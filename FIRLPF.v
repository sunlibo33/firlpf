==> flow/design.v <==
module FIRLPF(
       input                     Clock,
       input                     Rst_n,
       input      signed  [31:0] InputData1,
       output reg signed  [31:0] OutputData    
);
parameter COEFF_00 = 13'sd5;
parameter COEFF_01 = 13'sd5;
parameter COEFF_02 = 13'sd5;
parameter COEFF_03 = 13'sd2;
parameter COEFF_04 = -13'sd2;
parameter COEFF_05 = -13'sd9;
parameter COEFF_06 = -13'sd15;
parameter COEFF_07 = -13'sd12;
parameter COEFF_08 =  13'sd10;
parameter COEFF_09 =  13'sd67;
parameter COEFF_10 =  13'sd178;
parameter COEFF_11 =  13'sd359;
parameter COEFF_12 =  13'sd621;
parameter COEFF_13 =  13'sd964;
parameter COEFF_14 =  13'sd1374;
parameter COEFF_15 =  13'sd1823;
parameter COEFF_16 =  13'sd2269;
parameter COEFF_17 =  13'sd2664;
parameter COEFF_18 =  13'sd2959;
parameter COEFF_19 =  13'sd3117;
parameter COEFF_20 =  13'sd3117;
parameter COEFF_21 =  13'sd2959;
parameter COEFF_22 =  13'sd2664;
parameter COEFF_23 =  13'sd2269;
parameter COEFF_24 =  13'sd1823;
parameter COEFF_25 =  13'sd1374;
parameter COEFF_26 =  13'sd964;
parameter COEFF_27 =  13'sd621;
parameter COEFF_28 =  13'sd359;
parameter COEFF_29 =  13'sd178;
parameter COEFF_30 =  13'sd67;
parameter COEFF_31 =  13'sd10;
parameter COEFF_32 = -13'sd12;
parameter COEFF_33 = -13'sd15;
parameter COEFF_34 = -13'sd9;
parameter COEFF_35 = -13'sd2;
parameter COEFF_36 = 13'sd2;
parameter COEFF_37 = 13'sd5;
parameter COEFF_38 = 13'sd5;
parameter COEFF_39 = 13'sd5;
wire signed[31:0] InputData;
assign InputData = 32'sd655361;
reg [5:0]	Count;
always @(posedge Clock or negedge Rst_n)
begin
  if(Rst_n==1'b0)
    Count<=6'd0;
  else if(Count<6'd39)
    Count<=Count+6'd1;
  else
    Count<=6'd0;      
end	 
reg signed [39:0] FIRSum;
always @(posedge Clock or negedge Rst_n)
begin
  if(Rst_n==1'b0)
    FIRSum<=40'sd0;
  else 
    case(Count)
    	6'd0:FIRSum<=InputData*COEFF_00;
    	6'd1:FIRSum<=FIRSum+InputData*COEFF_01;
    	6'd2:FIRSum<=FIRSum+InputData*COEFF_02;
    	6'd3:FIRSum<=FIRSum+InputData*COEFF_03;
    	6'd4:FIRSum<=FIRSum+InputData*COEFF_04;
    	6'd5:FIRSum<=FIRSum+InputData*COEFF_05;
    	6'd6:FIRSum<=FIRSum+InputData*COEFF_06;
    	6'd7:FIRSum<=FIRSum+InputData*COEFF_07;
    	6'd8:FIRSum<=FIRSum+InputData*COEFF_08;   
    	6'd9:FIRSum<=FIRSum+InputData*COEFF_09; 
     6'd10:FIRSum<=FIRSum+InputData*COEFF_10; 
     6'd11:FIRSum<=FIRSum+InputData*COEFF_11;
     6'd12:FIRSum<=FIRSum+InputData*COEFF_12;
     6'd13:FIRSum<=FIRSum+InputData*COEFF_13;
     6'd14:FIRSum<=FIRSum+InputData*COEFF_14;
     6'd15:FIRSum<=FIRSum+InputData*COEFF_15;
     6'd16:FIRSum<=FIRSum+InputData*COEFF_16;
     6'd17:FIRSum<=FIRSum+InputData*COEFF_17;
     6'd18:FIRSum<=FIRSum+InputData*COEFF_18;   
     6'd19:FIRSum<=FIRSum+InputData*COEFF_19; 
     6'd20:FIRSum<=FIRSum+InputData*COEFF_20; 
     6'd21:FIRSum<=FIRSum+InputData*COEFF_21;
     6'd22:FIRSum<=FIRSum+InputData*COEFF_22;
     6'd23:FIRSum<=FIRSum+InputData*COEFF_23;
     6'd24:FIRSum<=FIRSum+InputData*COEFF_24;
     6'd25:FIRSum<=FIRSum+InputData*COEFF_25;
     6'd26:FIRSum<=FIRSum+InputData*COEFF_26;
     6'd27:FIRSum<=FIRSum+InputData*COEFF_27;
     6'd28:FIRSum<=FIRSum+InputData*COEFF_28;   
     6'd29:FIRSum<=FIRSum+InputData*COEFF_29; 
     6'd30:FIRSum<=FIRSum+InputData*COEFF_30; 
     6'd31:FIRSum<=FIRSum+InputData*COEFF_31;
     6'd32:FIRSum<=FIRSum+InputData*COEFF_32;
     6'd33:FIRSum<=FIRSum+InputData*COEFF_33;
     6'd34:FIRSum<=FIRSum+InputData*COEFF_34;
     6'd35:FIRSum<=FIRSum+InputData*COEFF_35;
     6'd36:FIRSum<=FIRSum+InputData*COEFF_36;
     6'd37:FIRSum<=FIRSum+InputData*COEFF_37;
     6'd38:FIRSum<=FIRSum+InputData*COEFF_38;   
     6'd39:FIRSum<=FIRSum+InputData*COEFF_39;
     default:FIRSum<=FIRSum;                	    	  	    	
    endcase	    
end	 
reg signed [24:0] FIRSum_Reg0;
reg signed [24:0] FIRSum_Reg1;
reg signed [24:0] FIRSum_Reg2;
reg signed [24:0] FIRSum_Reg3;
reg signed [24:0] FIRSum_Reg4;
reg signed [24:0] FIRSum_Reg5;
reg signed [24:0] FIRSum_Reg6;
reg signed [24:0] FIRSum_Reg7;
reg signed [27:0] FIRSum_RegSum;
always @(posedge Clock or negedge Rst_n)
begin
  if(Rst_n==1'b0)
    begin
    FIRSum_Reg0<=25'sd0;
    FIRSum_Reg1<=25'sd0;
    FIRSum_Reg2<=25'sd0;
    FIRSum_Reg3<=25'sd0;
    FIRSum_Reg4<=25'sd0;
    FIRSum_Reg5<=25'sd0;
    FIRSum_Reg6<=25'sd0;
    FIRSum_Reg7<=25'sd0;
    FIRSum_RegSum<=28'sd0;
    end
  else 
    case(Count)
    	6'd0:
		    begin
		    FIRSum_Reg0<=FIRSum[39:15];
		    FIRSum_Reg1<=FIRSum_Reg0;
		    FIRSum_Reg2<=FIRSum_Reg1;
		    FIRSum_Reg3<=FIRSum_Reg2;
		    FIRSum_Reg4<=FIRSum_Reg3;
		    FIRSum_Reg5<=FIRSum_Reg4;
		    FIRSum_Reg6<=FIRSum_Reg5;
		    FIRSum_Reg7<=FIRSum_Reg6;
		    OutputData<={{7{FIRSum_RegSum[27]}},FIRSum_RegSum[27:3]};
		    end
    	6'd1:FIRSum_RegSum<={{3{FIRSum_Reg0[24]}},FIRSum_Reg0};
    	6'd2:FIRSum_RegSum<=FIRSum_RegSum+{{3{FIRSum_Reg1[24]}},FIRSum_Reg1};
    	6'd3:FIRSum_RegSum<=FIRSum_RegSum+{{3{FIRSum_Reg2[24]}},FIRSum_Reg2};
    	6'd4:FIRSum_RegSum<=FIRSum_RegSum+{{3{FIRSum_Reg3[24]}},FIRSum_Reg3};
    	6'd5:FIRSum_RegSum<=FIRSum_RegSum+{{3{FIRSum_Reg4[24]}},FIRSum_Reg4};
    	6'd6:FIRSum_RegSum<=FIRSum_RegSum+{{3{FIRSum_Reg5[24]}},FIRSum_Reg5};
    	6'd7:FIRSum_RegSum<=FIRSum_RegSum+{{3{FIRSum_Reg6[24]}},FIRSum_Reg6};
    	6'd8:FIRSum_RegSum<=FIRSum_RegSum+{{3{FIRSum_Reg7[24]}},FIRSum_Reg7};
		default:FIRSum_RegSum<=FIRSum_RegSum;
    endcase
end
endmodule 
* Reports on FIRLPF
The steps from the RTL of FIRLPF to its reports follow in flow order.
Lines are those of the file above, counted from 1.
Not given: --
- Top module :: FIRLPF
- Clock :: Clock
- Cell library :: sky130hd
- Library corner :: tt_025C_1v80

* Word-level counts
Counts by Yosys on the flattened word-level netlist (proc, flatten, opt, wreduce; memories kept). Register bits leave out memories and registers merged into their read ports (data or address). Print and check cells are left out. Cells with the same type and inputs are merged into one.
- Word width x clocked read ports :: 0
- Flip-flop bits (word level) :: 299
- Bits in latches :: 0
- Memory bits (writable) :: 0
- Memories kept :: 0
- Output and inout port bits :: 32
- Input port bits :: 34
- ROM bits :: 0
- Bitwise operators :: 0
- Div/mod/pow operators :: 0
- Reductions and logical operators :: 22
- Multiply operators :: 0
- Equality and inequality tests :: 39
- Add/sub/neg operators :: 26
- Multiplexer cells :: 3
- Shift operators :: 0
- Magnitude comparators :: 1
** Operators by type and width (number)
- parallel mux 40 bit (select 19 bit) :: 1
- parallel mux 28 bit (select 8 bit) :: 1
- adder 40 x 32 -> 40 bit with constant B :: 5
- adder 28 bit :: 7
- adder 40 x 24 -> 40 bit with constant B :: 3
- equality test 6 x 5 -> 1 bit with constant B :: 16
- adder 40 x 22 -> 40 bit with constant B :: 2
- adder 40 x 31 -> 40 bit with constant B :: 2
- equality test 6 x 4 -> 1 bit with constant B :: 8
- equality test 6 bit with constant B :: 8
- adder 40 x 23 -> 40 bit with constant B :: 1
- adder 40 x 25 -> 40 bit with constant B :: 1
- adder 40 x 27 -> 40 bit with constant B :: 1
- adder 40 x 28 -> 40 bit with constant B :: 1
- adder 40 x 29 -> 40 bit with constant B :: 1
- adder 40 x 30 -> 40 bit with constant B :: 1
- OR reduction 2 bit :: 17
- equality test 6 x 3 -> 1 bit with constant B :: 4
- nonzero test 19 bit :: 1
- equality test 6 x 2 -> 1 bit with constant B :: 2
- nonzero test 8 bit :: 1
- adder 6 x 1 -> 6 bit with constant B :: 1
- equality test 6 x 1 -> 1 bit with constant B :: 1
- less-than comparator 6 bit with constant B :: 1
- zero test 6 bit :: 1
- 2-to-1 mux 6 bit :: 1
- OR reduction 5 bit :: 1
- AND reduction 2 bit :: 1

* Logic depth
Depth = most cells in a row (Yosys ltp): at word level without a register or memory, in the mapped netlist without a sequential cell, where the memories' decode and read muxes count.
- Depth in word-level cells :: 3
- ABC_AREA :: 1
- Mapped depth :: 26

* Mapped cells and area
Source: synth_stat.txt of the flow (Yosys; design flattened, memories mapped). It holds for the ABC_AREA given above (unset counts as 0); a run with the other value may have another netlist.
The area totals of this step are shown rounded.
- Flip-flops :: 299
- Buffer cells :: 115
- Cells in the netlist :: 3402
- Synthesis area :: 23000 um2
** Cells by type (number)
- sky130_fd_sc_hd__dfrtp_1 :: 274
- sky130_fd_sc_hd__nand2_1 :: 844
- sky130_fd_sc_hd__o21ai_0 :: 369
- sky130_fd_sc_hd__ha_1 :: 120
- sky130_fd_sc_hd__inv_1 :: 397
- sky130_fd_sc_hd__nor2_1 :: 348
- sky130_fd_sc_hd__a21oi_1 :: 246
- sky130_fd_sc_hd__nand3_1 :: 176
- sky130_fd_sc_hd__edfxtp_1 :: 25
- sky130_fd_sc_hd__a31oi_1 :: 51
- sky130_fd_sc_hd__clkbuf_1 :: 79
- sky130_fd_sc_hd__xor2_1 :: 27
- sky130_fd_sc_hd__o22ai_1 :: 36
- sky130_fd_sc_hd__a221oi_1 :: 22
- sky130_fd_sc_hd__nand4_1 :: 30
- sky130_fd_sc_hd__nor3_1 :: 36
- sky130_fd_sc_hd__or2_2 :: 26
- sky130_fd_sc_hd__nand2_2 :: 22
Not listed: further types 45, cells in them 274.

* Worst setup path after synthesis
Source: OpenSTA report_checks on the synthesized netlist (no wires, ideal clock, input and output delay 20% of the period each), path of least setup slack; recovery checks are left aside. Register names are those of the netlist, which keeps one name where synthesis merged equal registers.
- Path kind :: flip-flop to flip-flop
- Start :: reg Count[5]
- End :: reg FIRSum_RegSum[16]
- Required time :: 4.653 ns
- Period :: 4.78 ns
- Stages :: 22
- Path buffers :: 2
- Path delay :: 4.049 ns
- Setup slack :: 0.731 ns
- Data arrival time :: 3.922 ns
- Synthesis period reached :: 4.049 ns
"path delay" is the arrival time less input delay plus setup time.
"stages" counts driving pins, that of a launching flip-flop among them; a cell with two outputs on the path counts twice.
"synthesis period reached" = period - worst setup slack (recovery checks aside). The figure is calculated, with input and output delays left at 20% of the set period.
Between the ends stands the longest chain of elaborated cells between them, by number of cells; it is not shown to be the way that was timed. Of several equally long chains one is given.
Each line given opens the expression or statement behind the cell; cells for indexed reads and writes are added by Yosys, which also makes memories of some case tables.
A register here has more assigning lines than the two given.
- Path through :: sky130_fd_sc_hd__dfrtp_1 sky130_fd_sc_hd__nor2_4 sky130_fd_sc_hd__inv_2 sky130_fd_sc_hd__nor2_1 sky130_fd_sc_hd__inv_2 sky130_fd_sc_hd__nand4_1 sky130_fd_sc_hd__buf_2 sky130_fd_sc_hd__buf_1 sky130_fd_sc_hd__a31oi_1 sky130_fd_sc_hd__ha_1 sky130_fd_sc_hd__fa_1 sky130_fd_sc_hd__nand3_1 sky130_fd_sc_hd__nand3_1 sky130_fd_sc_hd__a21oi_1 sky130_fd_sc_hd__o21ai_0 sky130_fd_sc_hd__a21oi_1 sky130_fd_sc_hd__o21ai_0 sky130_fd_sc_hd__a21oi_1 sky130_fd_sc_hd__or2_2 sky130_fd_sc_hd__nand3_1 sky130_fd_sc_hd__o21ai_0 sky130_fd_sc_hd__o21ai_0
- Cells in the longest elaborated chain :: 2
** RTL lines, path post-synthesis
- start, declared :: line 49 : reg [5:0] Count;
- start, assigned :: line 53 : Count<=6'd0;
- start, assigned :: line 55 : Count<=Count+6'd1;
- equality test 6 x 4 -> 1 bit :: line 133 : case(Count)
- parallel mux 28 bit (select 8 bit) :: line 133
- end, assigned :: line 146 : 6'd1:FIRSum_RegSum<={{3{FIRSum_Reg0[24]}},FIRSum_Reg0};
- end, assigned :: line 147 : 6'd2:FIRSum_RegSum<=FIRSum_RegSum+{{3{FIRSum_Reg1[24]}},FIRSum_Reg1};
- end, declared :: line 117 : reg signed [27:0] FIRSum_RegSum;

* Path in the finished layout
Path of least setup slack in the final report of entry B (OpenROAD, finished layout, wires in). Where an end is a register, its clock arrival counts in the times.
- Path kind :: flip-flop to flip-flop
- Start :: reg Count[0]
- End :: reg FIRSum[24]
- Data arrival time :: 4.92 ns
- Period :: 5.78 ns
- Setup slack :: 1.26 ns
- Path buffers :: 2
- Required time :: 6.18 ns
- Stages :: 20
Between the ends stands the longest chain of elaborated cells between them, by number of cells; it is not shown to be the way that was timed. Of several equally long chains one is given.
A register here has more assigning lines than the two given.
- Path through :: sky130_fd_sc_hd__dfrtp_1 sky130_fd_sc_hd__ha_1 sky130_fd_sc_hd__nand2_1 sky130_fd_sc_hd__nor2_1 sky130_fd_sc_hd__nand2_4 sky130_fd_sc_hd__buf_6 sky130_fd_sc_hd__o21ai_2 sky130_fd_sc_hd__buf_6 sky130_fd_sc_hd__inv_1 sky130_fd_sc_hd__ha_1 sky130_fd_sc_hd__inv_1 sky130_fd_sc_hd__o21bai_1 sky130_fd_sc_hd__a31oi_1 sky130_fd_sc_hd__o211ai_1 sky130_fd_sc_hd__a21oi_1 sky130_fd_sc_hd__o21ai_0 sky130_fd_sc_hd__o21ai_0 sky130_fd_sc_hd__o21ai_0 sky130_fd_sc_hd__nor2_1 sky130_fd_sc_hd__nand3_1
- Cells in the longest elaborated chain :: 3
** RTL lines, path post-layout
- start, declared :: line 49 : reg [5:0] Count;
- start, assigned :: line 53 : Count<=6'd0;
- start, assigned :: line 55 : Count<=Count+6'd1;
- equality test 6 x 2 -> 1 bit :: line 65 : case(Count)
- OR reduction 5 bit
- parallel mux 40 bit (select 19 bit) :: line 65
- end, assigned :: line 66 : 6'd0:FIRSum<=InputData*COEFF_00;
- end, assigned :: line 67 : 6'd1:FIRSum<=FIRSum+InputData*COEFF_01;
- end, declared :: line 59 : reg signed [39:0] FIRSum;

==> results <==
FIRLPF through Yosys and OpenROAD on sky130hd: 2 stored runs, unordered, with their settings and measured results. The constraints put input and output delay at 20% of the set period each and load the outputs with 0.01 pF.
"reached clock period": clock period set for the run, less the worst setup slack. It is reckoned from that one timing run; input and output delays stay at 20% of the period that was set.
"critical path time": the worst setup path's part of the clock period (all of it between registers, 20% less for each end at a port) less its slack. A launch clock that arrives late makes it longer, a capture clock that arrives late makes it shorter.
Measured values are rounded.

** Entry A
- Settings :: period_ns=3.73; CORE_UTILIZATION=50; SETUP_SLACK_MARGIN=-0.14; PLACE_DENSITY=0.85; CELL_PAD_IN_SITES_GLOBAL_PLACEMENT=3; CELL_PAD_IN_SITES_DETAIL_PLACEMENT=1; TNS_END_PERCENT=5; GPL_TIMING_DRIVEN=0; GPL_ROUTABILITY_DRIVEN=0; CTS_CLUSTER_SIZE=77; SLEW_MARGIN=10; MAX_ROUTING_LAYER=met4; CAP_MARGIN=20; CORE_MARGIN=2
- Outcome :: incomplete, placement halted on GPL-0301

** Entry B
- Settings :: period_ns=5.78; CORE_UTILIZATION=35; SETUP_SLACK_MARGIN=0.99; PLACE_DENSITY_LB_ADDON=0.24; CORE_MARGIN=5; ABC_AREA=1; CTS_CLUSTER_SIZE=26; CAP_MARGIN=20; SLEW_MARGIN=20
- Full die area :: 71000 um2
- Critical path time :: 4.52 ns
- Critical path type :: flip-flop to flip-flop
- Cell area after synthesis :: 23000 um2
- Final utilization :: 0.39
- Reached clock period :: 4.516 ns
- Setup slack of the worst path :: 1.3 ns
